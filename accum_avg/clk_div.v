==> flow/design.v <==
module clk_div(
	input wire clk,
	input wire rst,
	input [15:0] interval,
	output wire clk_out
);
reg [15:0] counter = 16'd0;
reg clk_out_reg = 1'd0;
assign clk_out = clk_out_reg;
always @(posedge clk) begin
	if (rst) begin
		counter <= 16'd0;
		clk_out_reg <= 1'd0;
	end else begin
		if (counter == interval) begin
			counter <= 16'd0;
			clk_out_reg <= 1'd1;
		end else begin
			counter <= counter + 16'd1;
			clk_out_reg <= 1'd0;
		end
	end	
end
endmodule
Step by step through the tools: clk_div. The steps from the RTL of clk_div to its reports follow in flow order. Line numbers count from 1 in the design file above. Cell names lack the library's common part. The mark - stands for no value.

Design top: clk_div. Clock port: clk. Library: sky130hd. Corner: tt_025C_1v80.

Word level. Source: Yosys, flattened and elaborated, memories not mapped. Widths are those after wreduce. Registers that Yosys merges into a memory's read port (data or address) are not register bits. Print and check cells do not count. Equal cells are merged and count once.

Under register bits stands 17. Under bits in latches stands 0. Bits in writable memories: 0. Under ROM bits stands 0. Under clocked read ports x word width stands 0. For memory cells the number is 0. For input port bits the number is 18. Under output and inout bits stands 1. The figure for cells after elaboration is 6.

Add/subtract/negate cells: 1. Under multipliers stands 0. Div/mod/pow operators: 0. Under magnitude comparators stands 0. Equal/unequal tests: 1. Under shift operators stands 0. Under mux-type cells stands 1. Under bitwise gates (word level) stands 0. Reductions and logical operators: 1.

Operator list (count): 16-bit by 1-bit adder with 16-bit output with constant B (1); 16-bit == test (1); 2-bit OR reduction (1); 1-bit two-way mux (1).

Longest topological paths. Depth = most cells in a row (Yosys ltp): at word level without a register or memory, in the mapped netlist without a sequential cell, where the memories' decode and read muxes count.

Depth after elaboration: 2. The entry for ABC_AREA reads 0. The figure for mapped depth is 6. The figure for mapped depth without buffers is 5.

After synthesis. Yosys stat after the flow's synthesis: flattened, memories mapped to cells. It holds for the ABC_AREA given above (unset counts as 0); a run with the other value may have another netlist. The area totals of this step are shown rounded.

For standard cells after synthesis the number is 102. The entry for mapped area reads 911 µm². Sequential part of the area: 340 µm². The entry for flip-flop cells reads 17. For buffer cells the number is 5.

Cells by type: dfxtp_1 (count 17, area in all 340.326 µm²); xor2_1 (count 18, area in all 157.651 µm²); xnor2_1 (count 12, area in all 105.101 µm²); nor2_1 (count 20, area in all 75.072 µm²); nor4_2 (count 4, area in all 50.048 µm²); nand3_1 (count 5, area in all 25.024 µm²); nor4_1 (count 4, area in all 25.024 µm²); buf_2 (count 4, area in all 20.019 µm²); nor3_1 (count 4, area in all 20.019 µm²); nand2_1 (count 5, area in all 18.768 µm²); nand4_1 (count 3, area in all 18.768 µm²); ha_1 (count 1, area in all 12.512 µm²); nand4_2 (count 1, area in all 12.512 µm²); a41o_2 (count 1, area in all 11.261 µm²); buf_6 (count 1, area in all 11.261 µm²); inv_1 (count 2, area in all 7.507 µm²).

Path before layout. Path of least setup slack by OpenSTA after synthesis, without wires, with an ideal clock, recovery checks aside; 20% of the period is set as input and as output delay. Where synthesis merged equal registers, the netlist keeps one of their names.

Path kind: reg-to-reg. From: register counter[11]. To: register counter[11]. For period the number is 1.32 ns. Setup time: 0.115 ns. Launch time at the first pin: 0.000 ns. The figure for arrival is 1.306 ns. The figure for required time is 1.205 ns. For slack the number is -0.101 ns. Path delay: 1.421 ns. The figure for stages on the path is 7. The entry for path buffers reads 2. The figure for synthesis period reached is 1.421 ns.

"path delay" = arrival - input delay + setup time. "stages on the path": output pins that drive a net of the path, with the launching flip-flop's if there is one; two outputs of one cell count as two. "synthesis period reached" = period - worst setup slack (recovery checks aside). The figure is calculated, with input and output delays left at 20% of the set period. Between the ends stands the longest chain of elaborated cells between them, by number of cells; it is not shown to be the way that was timed. Of several equally long chains one is given. Each line given opens the expression or statement behind the cell; cells for indexed reads and writes are added by Yosys, which also makes memories of some case tables. At most two assigning lines are given for a register; there are more.

Path through: dfxtp_1 buf_2 xor2_1 nor4_2 a41o_2 buf_6 nor2_1. Cells in the longest elaborated chain: 2. For elaborated cells between the ends (all ways) the number is 3. The entry for source lines of those cells reads 2. Classes of those cells: add/sub: 1; eq/ne: 1; reduce/logical: 1.

Ends and longest elaborated chain, after synthesis: start: declaration (line 7) `reg [15:0] counter = 16'd0;`; start: assignment (line 12) `counter <= 16'd0;`; start: assignment (line 19) `counter <= counter + 16'd1;`; 16-bit == test (line 15) `if (counter == interval) begin`; 2-bit OR reduction; end: assignment (line 16) `counter <= 16'd0;`; end: assignment (line 19); end: declaration (line 7).

Timing after layout. Path of least setup slack in the final report of record 1 (OpenROAD, finished layout, wires in). Where an end is a register, its clock arrival counts in the times.

Path kind: reg-to-reg. From: register counter[8]. To: register counter[13]. For period the number is 1.04 ns. Setup time: 0.10 ns. Launch time at the first pin: 0.29 ns. The figure for arrival is 1.70 ns. The figure for required time is 1.23 ns. For slack the number is -0.47 ns. The figure for stages on the path is 6. The entry for path buffers reads 1.

Between the ends stands the longest chain of elaborated cells between them, by number of cells; it is not shown to be the way that was timed. Of several equally long chains one is given. At most two assigning lines are given for a register; there are more.

Path through: dfxtp_1 buf_4 nand4_1 nor4_1 xnor2_1 nor2_1. Cells in the longest elaborated chain: 2. For elaborated cells between the ends (all ways) the number is 3. The entry for source lines of those cells reads 2. Classes of those cells: add/sub: 1; eq/ne: 1; reduce/logical: 1.

Ends and longest elaborated chain, after layout: start: declaration (line 7) `reg [15:0] counter = 16'd0;`; start: assignment (line 12) `counter <= 16'd0;`; start: assignment (line 19) `counter <= counter + 16'd1;`; 16-bit == test (line 15) `if (counter == interval) begin`; 2-bit OR reduction; end: assignment (line 16) `counter <= 16'd0;`; end: assignment (line 19); end: declaration (line 7).

FLOW RESULTS
============

2 stored runs of clk_div in the flow (synthesis by Yosys, layout by OpenROAD, sky130hd cells), in arbitrary order. Constraints: input delay and output delay 20% of the set period each, output load 0.01 pF. "clock period achieved" means the clock period less the worst setup slack. The figure is calculated, with input and output delays left at 20% of the set period. "overall power" rests on the timing tool's default activity at the inputs, not on a simulated workload. Results are given in rounded form.

Record 1 has these settings: period_ns 1.04; CORE_UTILIZATION 39; SETUP_SLACK_MARGIN 0.06; PLACE_DENSITY_LB_ADDON 0.28; CORE_ASPECT_RATIO 1.08; CORE_MARGIN 6; TNS_END_PERCENT 35; ABC_AREA 0; CTS_CLUSTER_DIAMETER 82; SLEW_MARGIN 5; CAP_MARGIN 20. The standard-cell area of the final layout comes to 1410 µm². For the overall power the run shows 1.23 mW. The chip area in the Yosys report stands at 911 µm². The area of the die comes to 3640 µm². For the setup TNS the run shows -7.08 ns. The clock period achieved reads 1.506 ns. The measured worst setup slack after layout is -0.466 ns.

Record 2 has these settings: period_ns 1.7; CORE_UTILIZATION 33; PLACE_DENSITY 0.74; CELL_PAD_IN_SITES_DETAIL_PLACEMENT 2; TNS_END_PERCENT 60; ABC_AREA 1; CTS_CLUSTER_SIZE 25; MIN_ROUTING_LAYER met1; CAP_MARGIN 20; CORE_MARGIN 2; SLEW_MARGIN 20. The standard-cell area of the final layout comes to 1330 µm². For the overall power the run shows 0.750 mW. The chip area in the Yosys report stands at 1060 µm². The area of the die comes to 3700 µm². For the setup TNS the run shows 0.000 ns. The clock period achieved reads 1.591 ns. The measured worst setup slack after layout is 0.109 ns.
