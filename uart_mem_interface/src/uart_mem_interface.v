==> flow/design.v <==
`timescale 1ns / 1ps
module uart_mem_interface # (
        parameter READ_CMD = 0,
        WRITE_CMD = 255
    )(
        input clk,
        input rx_ready,
        input tx_ready,
        input [7:0] rx_data,
        output reg [7:0] tx_buff = 0,
        output reg tx_start_trans = 0,
        output reg [7:0] addr = 0,
        output reg [7:0] dout = 0,
        input [7:0] din,
        output reg wr = 0
    );
    localparam
    WAIT_FOR_CMD = 0,
    GET_ADDR = 1,
    WRITE = 2,
    READ = 3;
    reg [1:0] state = 0;
    reg [7:0] cmd = 0;
    reg [1:0] rx_ready_buff = 0;
    wire posedge_rx_ready = (rx_ready_buff == 2'b01);
    always @(posedge clk) begin
        rx_ready_buff <= {rx_ready_buff[0], rx_ready};
    end
    always @(posedge clk) begin
        case (state)
            WAIT_FOR_CMD:
            begin
                if (posedge_rx_ready) begin
                    cmd <= rx_data;
                    state <= GET_ADDR;
                    wr <= 0;
                    tx_start_trans <= 0;
                end else begin
                    state <= WAIT_FOR_CMD;
                end
            end
            GET_ADDR:
            begin
                if (posedge_rx_ready) begin
                    addr <= rx_data;
                    if (cmd == READ_CMD) begin
                        state <= READ;
                    end else if (cmd == WRITE_CMD) begin
                        state <= WRITE;
                    end else begin
                        state <= READ;
                    end
                end else begin
                    state <= state;
                end
            end
            WRITE:
            begin
                if (posedge_rx_ready) begin
                    dout <= rx_data;
                    wr <= 1;
                    state <= WAIT_FOR_CMD;
                end else begin
                    state <= state;
                end
            end
            READ:
            begin
                if (tx_ready) begin
                    tx_buff <= din;
                    tx_start_trans <= 1;
                    state <= WAIT_FOR_CMD;
                end else begin
                    state <= state;
                end
            end
        endcase
    end
endmodule
# Reports on uart_mem_interface
# The steps from the RTL of uart_mem_interface to its reports follow in flow order.
# Line numbers count from 1 in the design file above.
# Operators carry their Yosys type and port widths (W data, S select, Z words).
# Cell names lack the library's common part.
# Not given: n/a
# setup
top_module	uart_mem_interface
clk_port	clk
lib	sky130hd
lib_corner	tt_025C_1v80

# Word-level counts
# Yosys after proc, flatten, opt, wreduce and memory -nomap, before mapping. Memory bits, and registers merged into a memory's read port (data or address), are not among the register bits. Print and check cells are not counted. Equal cells are merged and count once.
# op_classes
n_eq	9
muxes	12
reduce_logical	11
# op_table
op	count
$reduce_and A3 Y1	3
$ne A2 B2 Y1 const B	4
$reduce_and A2 Y1	4
$eq A8 B8 Y1 const B	1
$logic_not A8 Y1	1
$pmux W2 S4	1
$mux W2	3
$mux W1	6
$eq A2 B1 Y1 const B	2
$eq A2 B2 Y1 const B	2
$reduce_bool A2 Y1	2
$pmux W1 S2	2
$logic_not A2 Y1	1
# bits
reg_bits	38

# Logic depth
# Longest topological path by Yosys (ltp), each cell counted once; first at word level (registers and memories cut), then after technology mapping (sequential cells cut; the memories' decode and read muxes count).
# depth
ltp_word	5
ABC_AREA	0
mapped_depth	3
ltp_nobuf	3

# Netlist
# Yosys stat after the flow's synthesis: flattened, memories mapped to cells. It holds for the ABC_AREA given above (unset counts as 0); a run with the other value may have another netlist.
# synth_totals
stdcells	54
mapped_area_um2	1253.7
sequential_area_um2	1121.1
ffs	38
buffers	0
# types
cell	count	area_total_um2
edfxtp_1	36	1.08E+03
dfxtp_1	2	40.038
nand2b_4	1	13.763
nor2b_4	1	13.763
a22oi_2	1	12.512
nand4_1	2	12.512
nor3b_2	1	12.512
nor3_2	1	10.01
and2b_2	1	8.758
and2_2	1	7.507
and2_1	1	6.256
and3_1	1	6.256
nand2b_1	1	6.256
nor2b_1	1	6.256
or2_1	1	6.256
a21oi_1	1	5.005
o21ai_1	1	5.005

# Path before layout
# OpenSTA on the mapped netlist: ideal clock, no wires. The path of least setup slack (recovery checks aside). Input and output delay are each 20% of the period. Register names are those of the netlist, which keeps one name where synthesis merged equal registers.
# synth_timing
path_kind	register to register
startpoint	reg state[1]
endpoint	reg addr[0]
period_ns	1.71
setup_time_ns	0.373
arrival_time_ns	1.078
required_time_ns	1.337
slack_ns	0.259
delay_ns	1.451
stages	3
n_path_buf	0
synth_period_reached_ns	1.451
# "delay_ns" is the arrival time less input delay plus setup time.
# "stages": output pins that drive a net of the path, with the launching flip-flop's if there is one; two outputs of one cell count as two.
# "synth_period_reached_ns" = period - worst setup slack (recovery checks aside). The figure is calculated, with input and output delays left at 20% of the set period.
# Between the ends stands the longest chain of elaborated cells between them, by number of cells; it is not shown to be the way that was timed. Of several equally long chains one is given.
# Each line given opens the expression or statement behind the cell; cells for indexed reads and writes are added by Yosys, which also makes memories of some case tables.
# At most two assigning lines are given for a register; there are more.
# synth_via
path_cell_list	edfxtp_1 > nor2b_4 > nor2b_1
elab_chain_len	2
# synth_rtl
element	line	rtl
start: declaration	22	reg [1:0] state = 0;
start: assignment	54	state <= state;
start: assignment	64	state <= state;
$eq A2 B1 Y1	30	case (state)
$reduce_and A2 Y1	n/a
end: assignment	45	addr <= rx_data;
end: declaration	12	output reg [7:0] addr = 0,

# Timing after layout
# From the final timing report of flow run A: the path of least setup slack in the routed layout; clock arrival at registers is part of the times.
# layout_timing
path_kind	register to register
startpoint	reg state[0]
endpoint	reg dout[4]
period_ns	1.04
setup_time_ns	0.29
arrival_time_ns	1.29
required_time_ns	1.03
slack_ns	-0.26
stages	3
n_path_buf	0
# Between the ends stands the longest chain of elaborated cells between them, by number of cells; it is not shown to be the way that was timed. Of several equally long chains one is given.
# At most two assigning lines are given for a register; there are more.
# layout_via
path_cell_list	edfxtp_1 > nor3b_2 > and2_4
elab_chain_len	2
# layout_rtl
element	line	rtl
start: declaration	22	reg [1:0] state = 0;
start: assignment	54	state <= state;
start: assignment	64	state <= state;
$eq A2 B2 Y1	30	case (state)
$reduce_and A2 Y1	n/a
end: assignment	60	dout <= rx_data;
end: declaration	13	output reg [7:0] dout = 0,

# Settings and measured results of 2 stored flow runs for module uart_mem_interface (sky130hd), not sorted in any way. The constraints put input and output delay at 20% of the set period each and load the outputs with 0.01 pF.
# "period_reached_ns" means the clock period less the worst setup slack. The figure is calculated, with input and output delays left at 20% of the set period.
# "critical_path_time_ns": the worst setup path's part of the clock period (all of it between registers, 20% less for each end at a port) less its slack. A launch clock that arrives late makes it longer, a capture clock that arrives late makes it shorter.
# "fin_power_uw" is the tool's figure for a default switching activity; nothing was simulated.
# Among the settings, -- means not set for that run.
run name	period_ns	CORE_UTILIZATION	SETUP_SLACK_MARGIN	PLACE_DENSITY_LB_ADDON	CORE_MARGIN	CELL_PAD_IN_SITES_GLOBAL_PLACEMENT	GPL_ROUTABILITY_DRIVEN	SLEW_MARGIN	CAP_MARGIN	period_reached_ns	layout_utilization_pct	critical_path_time_ns	timing.worst_path_kind	synthArea_um2	setup_ws_ns	design.die.area_um2	fin_power_uw
flow run A	1.04	31	-0.02	0.27	6	0	0	15	20	1.297	49.3	1.30	register to register	1253.7	-0.257	5714.6	3825
flow run B	2.05	40	--	--	2	--	--	20	20	1.647	61.0	1.24	register to output	1253.7	0.403	3598.2	1824
